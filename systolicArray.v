==> flow/design.v <==
module PE (
    input               clk,
    input               rst_n,
    input               en,
    input  [7:0]        A_in,
    input  [7:0]        B_in,
    output reg          done,
    output reg          start,
    output reg [7:0]    A_out,
    output reg [7:0]    B_out,
    output reg [15:0]   C_out
);
    parameter IDLE    = 2'b00;
    parameter READ    = 2'b01;
    parameter COMPUTE = 2'b10;
    parameter DONE    = 2'b11;
    reg [1:0] CurrentState, NextState;
    reg [7:0] A_reg, B_reg;
    reg [15:0]  product;
    reg [15:0]  accumulate;
    reg finish;
    always @(posedge clk) begin
        if (!rst_n) begin
            CurrentState <= IDLE;
        end else begin
            CurrentState <= NextState;
        end
    end
    always @(*) begin
        case (CurrentState)
            IDLE:
                if (en) begin
                    NextState <= READ;
                end else begin
                    NextState = IDLE;
                end
            READ:
                NextState = COMPUTE;
            COMPUTE:
                if (finish) begin
                    NextState = DONE;
                end else begin
                    NextState = COMPUTE;    
                end
            DONE:
                     NextState = IDLE;
            default:
                NextState = IDLE;
        endcase
    end
    always @(posedge clk) begin
        if (!rst_n) begin
            product <= 0;
            accumulate <= 0;
            A_out <= 0;
            B_out <= 0;
            C_out <= 0;
            start <= 0;
            done <= 0;
            finish <= 0;
        end else begin
            case (CurrentState)
                IDLE: begin
                    start <= 1;
                    done <= 0;
                    finish <= 0;  
                end
                READ: begin
                    start <= 0;
                    A_reg <= A_in;
                    B_reg <= B_in;
                end
                COMPUTE: begin
                    if(!finish) begin
                    product <= (A_reg * B_reg);
                    accumulate <= accumulate + product;
                    finish <= 1;
                    end
                end
                DONE: begin
                    A_out <= A_reg;
                    B_out <= B_reg;
                    C_out <= accumulate;
                    done <= 1;
                    finish <= 0;   
                end
                default: begin
                    product <= 0;
                    accumulate <= 0;
                end
            endcase
        end
    end
endmodule
            module systolicArray#(
                parameter N = 3,
                parameter DATA_WIDTH = 8  ,
                parameter ACC_WIDTH  = 16 
            )(
                input               clk,
                input               rst_n,
                input               en,
                input               [DATA_WIDTH-1:0]  A_W0,
                input               [DATA_WIDTH-1:0]  A_W1,
                input               [DATA_WIDTH-1:0]  A_W2,
                input               [DATA_WIDTH-1:0]  B_N0,
                input               [DATA_WIDTH-1:0]  B_N1,
                input               [DATA_WIDTH-1:0]  B_N2,
                output reg          [N*N*ACC_WIDTH - 1:0] Z,
                output reg          done
            );
            reg [7:0]  activation [0:5];
            always @(posedge clk) begin
                activation [0] <= A_W0;
                activation [1] <= A_W1;
                activation [2] <= A_W2;
                activation [3] <= B_N0;
                activation [4] <= B_N1;
                activation [5] <= B_N2;
            end
            wire [7:0] A0_East, A1_East, A3_East, A4_East, A6_East, A7_East;
            wire [7:0] B0_South, B1_South, B2_South, B3_South, B4_South, B5_South;
            wire [15:0] Z00, Z01, Z02, Z10, Z11, Z12, Z20, Z21, Z22 ;
            reg [3:0] count;
                PE PE00(
                    .clk    (clk),
                    .rst_n  (rst_n),
                    .en     (en),
                    .A_in     (activation [0]),  
                    .B_in     (activation [3]),
                    .A_out  (A0_East),
                    .B_out  (B0_South),
                    .C_out  (Z00)
                );
                PE PE01(
                    .clk    (clk),
                    .rst_n  (rst_n),
                    .en     (en),
                    .A_in   (A0_East),
                    .B_in     (activation [4]),
                    .A_out  (A1_East),
                    .B_out  (B1_South),
                    .C_out  (Z01)
                );
                PE PE02(
                    .clk    (clk),
                    .rst_n  (rst_n),
                    .en     (en),
                    .A_in   (A1_East),
                    .B_in     (activation [5]),
                    .A_out  (),
                    .B_out  (B2_South),
                    .C_out  (Z02)
                );
                PE PE10(
                    .clk    (clk),
                    .rst_n  (rst_n),
                    .en     (en),
                    .A_in     (activation [1]),  
                    .B_in   (B1_South),
                    .A_out  (A3_East),
                    .B_out  (B3_South),
                    .C_out  (Z10)
                );
                PE PE11(
                    .clk    (clk),
                    .rst_n  (rst_n),
                    .en     (en),
                    .A_in   (A3_East),
                    .B_in   (B1_South),
                    .A_out  (A4_East),
                    .B_out  (B4_South),
                    .C_out  (Z11)
                );
                PE PE12(
                    .clk    (clk),
                    .rst_n  (rst_n),
                    .en     (en),
                    .A_in   (A4_East),
                    .B_in   (B2_South),
                    .A_out  (),
                    .B_out  (B5_South),
                    .C_out  (Z12)
                );
                PE PE20(
                    .clk    (clk),
                    .rst_n  (rst_n),
                    .en     (en),
                    .A_in     (activation [2]),  
                    .B_in   (B3_South),
                    .A_out  (A6_East),
                    .B_out  (),
                    .C_out  (Z20)
                );
                PE PE21(
                    .clk    (clk),
                    .rst_n  (rst_n),
                    .en     (en),
                    .A_in   (A6_East),
                    .B_in   (B4_South),
                    .A_out  (A7_East),
                    .B_out  (),
                    .C_out  (Z21)
                );
                PE PE22(
                    .clk    (clk),
                    .rst_n  (rst_n),
                    .en     (en),
                    .A_in   (A7_East),
                    .B_in   (B5_South),
                    .A_out  (),
                    .B_out  (),
                    .C_out  (Z22)
                );
                always @(posedge clk) begin
                    if(!rst_n) begin
                        done  <= 0;
                        count <= 0;
                    end else begin
                        if(count == 5) begin
                            done <=1;
                            count <= 0;
                        end else begin
                            count <= count +1;
                        end
                    end
                end
                endmodule
# Reports on systolicArray
# The steps from the RTL of systolicArray to its reports follow in flow order.
# Line numbers count from 1 in the design file above.
# Operators: Yosys type, input widths -> output width; for muxes data width and select width s.
# Library cell names are shortened.
# A cell with -- has no value.
dict set report inputs {
  top_module {systolicArray}
  clock {clk}
  cell_library {sky130hd}
  corner {tt_025C_1v80}
}

# Elaborated design
# Counts by Yosys on the flattened word-level netlist (proc, flatten, opt, wreduce). Print and check cells are left out. Cells with the same type and inputs are merged into one.
dict set report word_totals {
  register_bits 5
  word_cells 6
}
dict set report op_classes {
  n_addsub 1
  eq_ne 1
  bitwise 1
  reduce_and_logical 1
}
# op count
set op_table {}
lappend op_table {{$add 4x1->4 const B} 1}
lappend op_table {{$eq 4x3->1 const B} 1}
lappend op_table {{$reduce_or 2->1} 1}
lappend op_table {{$not 1->1} 1}

# Depth
# Yosys ltp: most cells in a row. Word level: on the elaborated netlist, between registers, memories and ports. Mapped: between sequential cells and ports; inverters and the memories' decode and read muxes count.
dict set report logic_depth {
  depth_word 2
  abc_area 0
  ltp_mapped 5
}

# Mapped cells and area
# Source: synth_stat.txt of the flow (Yosys; design flattened, memories mapped). It holds for the ABC_AREA given above (unset counts as 0); a run with the other value may have another netlist.
# Totals and module areas in this step are rounded.
dict set report synth_totals {
  mapped_cells 165
  mapped_area_um2 1300
  sequential_area_um2 100
  ffs 5
  n_buf 144
}
# cell count area_total_um2
set by_type {}
lappend by_type {buf_4 144 1.08E+03}
lappend by_type {dfxtp_1 5 100.096}
lappend by_type {ha_1 2 25.024}
lappend by_type {nor3b_1 2 15.014}
lappend by_type {nor4b_2 1 15.014}
lappend by_type {nand3_2 1 10.01}
lappend by_type {a31o_1 1 8.758}
lappend by_type {a21boi_0 1 7.507}
lappend by_type {inv_1 2 7.507}
lappend by_type {nand3b_1 1 7.507}
lappend by_type {o21a_1 1 7.507}
lappend by_type {nand2b_1 1 6.256}
lappend by_type {conb_1 1 3.754}
lappend by_type {nand2_1 1 3.754}
lappend by_type {nor2_1 1 3.754}

# Path before layout
# Path of least setup slack by OpenSTA after synthesis, without wires, with an ideal clock, recovery checks aside; 20% of the period is set as input and as output delay. Where synthesis merged equal registers, the netlist keeps one of their names.
dict set report synth_timing {
  path_kind {reg-to-reg}
  startpoint {register count[1]}
  endpoint {register done}
  tclk_ns 0.913
  launch_ns 0.000
  t_arrival_ns 0.863
  slack_ns -0.064
  path_delay_ns 0.978
  stages 6
  path_buffers 0
  synth_period_reached_ns 0.977
}
# "path_delay_ns" = arrival - input delay + setup time.
# "stages" counts driving pins, that of a launching flip-flop among them; a cell with two outputs on the path counts twice.
# "synth_period_reached_ns" is the clock period less the worst setup slack; recovery checks do not enter. This is arithmetic on one report: input and output delays are still those of the set period (20% each).
# The rows between start and end are the longest chain of elaborated cells between them; the timing report does not say that the signal goes this way. Where chains are equally long, one stands for them.
# Each line given opens the expression or statement behind the cell; cells for indexed reads and writes are added by Yosys, which also makes memories of some case tables.
# A register here has more assigning lines than the two given.
dict set report synth_via {
  cell_sequence {dfxtp_1 -> inv_1 -> ha_1 -> nand2b_1 -> nor2_1 -> o21a_1}
  elab_chain_len 1
}
# item line_no
set synth_lines {}
lappend synth_lines {{start: declaration} 124} ;# reg [3:0] count;
lappend synth_lines {{start: assignment} 218} ;# count <= 0;
lappend synth_lines {{start: assignment} 224} ;# count <= count +1;
lappend synth_lines {{$eq 4x3->1} 220} ;# if(count == 5) begin
lappend synth_lines {{end: assignment} 217} ;# done  <= 0;
lappend synth_lines {{end: assignment} 221} ;# done <=1;
lappend synth_lines {{end: declaration} 110} ;# output reg          done

# Path in the finished layout
# From the final timing report of job 1: the path of least setup slack in the routed layout; clock arrival at registers is part of the times.
dict set report layout_timing {
  path_kind {reg-to-reg}
  startpoint {register count[1]}
  endpoint {register done}
  tclk_ns 0.972
  launch_ns 0.23
  t_arrival_ns 1.06
  slack_ns 0.04
  stages 6
  path_buffers 0
}
# The rows between start and end are the longest chain of elaborated cells between them; the timing report does not say that the signal goes this way. Where chains are equally long, one stands for them.
# A register here has more assigning lines than the two given.
dict set report layout_via {
  cell_sequence {dfxtp_2 -> inv_2 -> ha_4 -> nand2b_4 -> nor2_4 -> o21a_1}
  elab_chain_len 1
}
# item line_no
set layout_lines {}
lappend layout_lines {{start: declaration} 124} ;# reg [3:0] count;
lappend layout_lines {{start: assignment} 218} ;# count <= 0;
lappend layout_lines {{start: assignment} 224} ;# count <= count +1;
lappend layout_lines {{$eq 4x3->1} 220} ;# if(count == 5) begin
lappend layout_lines {{end: assignment} 217} ;# done  <= 0;
lappend layout_lines {{end: assignment} 221} ;# done <=1;
lappend layout_lines {{end: declaration} 110} ;# output reg          done

==> runs of systolicArray <==
Below are 2 stored runs of the flow (Yosys, OpenROAD; platform sky130hd) on systolicArray, each with its settings and what was measured, unordered. Constraints: input delay and output delay 20% of the set period each, output load 0.01 pF.
"achievedPeriod_ns" = clock period - worst setup slack. The figure is calculated, with input and output delays left at 20% of the set period.
"worstPathTime_ns" is the time allowed to the run's worst setup path (the clock period less input and output delay, where it has them) less its slack. Clock arrival times count: a late capture clock shortens it, a late launch clock lengthens it.
"power_total_uw" rests on the timing tool's default activity at the inputs, not on a simulated workload.
The measured numbers are rounded.

[flow] job 1: files
==> flow/run.sh <==
#!/bin/bash
# the make line also repeats the synthesis and layout settings of config.mk as NAME=value (left out here)
make -C /OpenROAD-flow-scripts/flow DESIGN_CONFIG=/design/flow/config.mk WORK_HOME=/design/flow/orfs CLKGATE_MAP_FILE= finish
==> flow/config.mk <==
export PLATFORM = sky130hd
export DESIGN_NAME = systolicArray
export DESIGN_NICKNAME = systolicArray
export VERILOG_FILES = /design/flow/design.v
export SDC_FILE = /design/flow/constraint.sdc
export NUM_CORES = 4
export LEC_CHECK = 0
export CAP_MARGIN = 20
export CORE_MARGIN = 2
export CORE_UTILIZATION = 40
export SLEW_MARGIN = 20
==> flow/constraint.sdc <==
create_clock -name core_clock -period 0.972 [get_ports {clk}]
set_input_delay 0.1944 -clock core_clock [delete_from_list [all_inputs] [get_ports {clk}]]
set_output_delay 0.1944 -clock core_clock [all_outputs]
set_load 0.01 [all_outputs]

[flow] job 1: metrics
[metrics] worstPathTime_ns = 0.93
[metrics] timing.worst_path_kind = reg-to-reg
[metrics] power_total_uw = 800
[metrics] finish.stdcell_area_um2 = 918
[metrics] achievedPeriod_ns = 0.930
[metrics] post_synth_area_um2 = 1300
[metrics] worst_setup_slack_ns = 0.042
[metrics] utilization_pct = 29.8
[metrics] die_footprint_um2 = 3730
[metrics] final_setup_tns_ns = 0.000

[flow] job 2: files
==> flow/run.sh <==
#!/bin/bash
# the make line also repeats the synthesis and layout settings of config.mk as NAME=value (left out here)
make -C /OpenROAD-flow-scripts/flow DESIGN_CONFIG=/design/flow/config.mk WORK_HOME=/design/flow/orfs CLKGATE_MAP_FILE= finish
==> flow/config.mk <==
export PLATFORM = sky130hd
export DESIGN_NAME = systolicArray
export DESIGN_NICKNAME = systolicArray
export VERILOG_FILES = /design/flow/design.v
export SDC_FILE = /design/flow/constraint.sdc
export NUM_CORES = 4
export LEC_CHECK = 0
export ABC_AREA = 0
export CAP_MARGIN = 15
export CELL_PAD_IN_SITES_DETAIL_PLACEMENT = 2
export CORE_MARGIN = 7
export CORE_UTILIZATION = 36
export CTS_CLUSTER_SIZE = 90
export GPL_TIMING_DRIVEN = 1
export MIN_ROUTING_LAYER = met1
export PLACE_DENSITY_LB_ADDON = 0.14
export SLEW_MARGIN = 20
==> flow/constraint.sdc <==
create_clock -name core_clock -period 1.17 [get_ports {clk}]
set_input_delay 0.2340 -clock core_clock [delete_from_list [all_inputs] [get_ports {clk}]]
set_output_delay 0.2340 -clock core_clock [all_outputs]
set_load 0.01 [all_outputs]

[flow] job 2: metrics
[metrics] worstPathTime_ns = 0.84
[metrics] timing.worst_path_kind = reg-to-output
[metrics] power_total_uw = 661
[metrics] finish.stdcell_area_um2 = 877
[metrics] achievedPeriod_ns = 1.077
[metrics] post_synth_area_um2 = 1300
[metrics] worst_setup_slack_ns = 0.093
[metrics] utilization_pct = 25.9
[metrics] die_footprint_um2 = 5500
[metrics] final_setup_tns_ns = 0.000
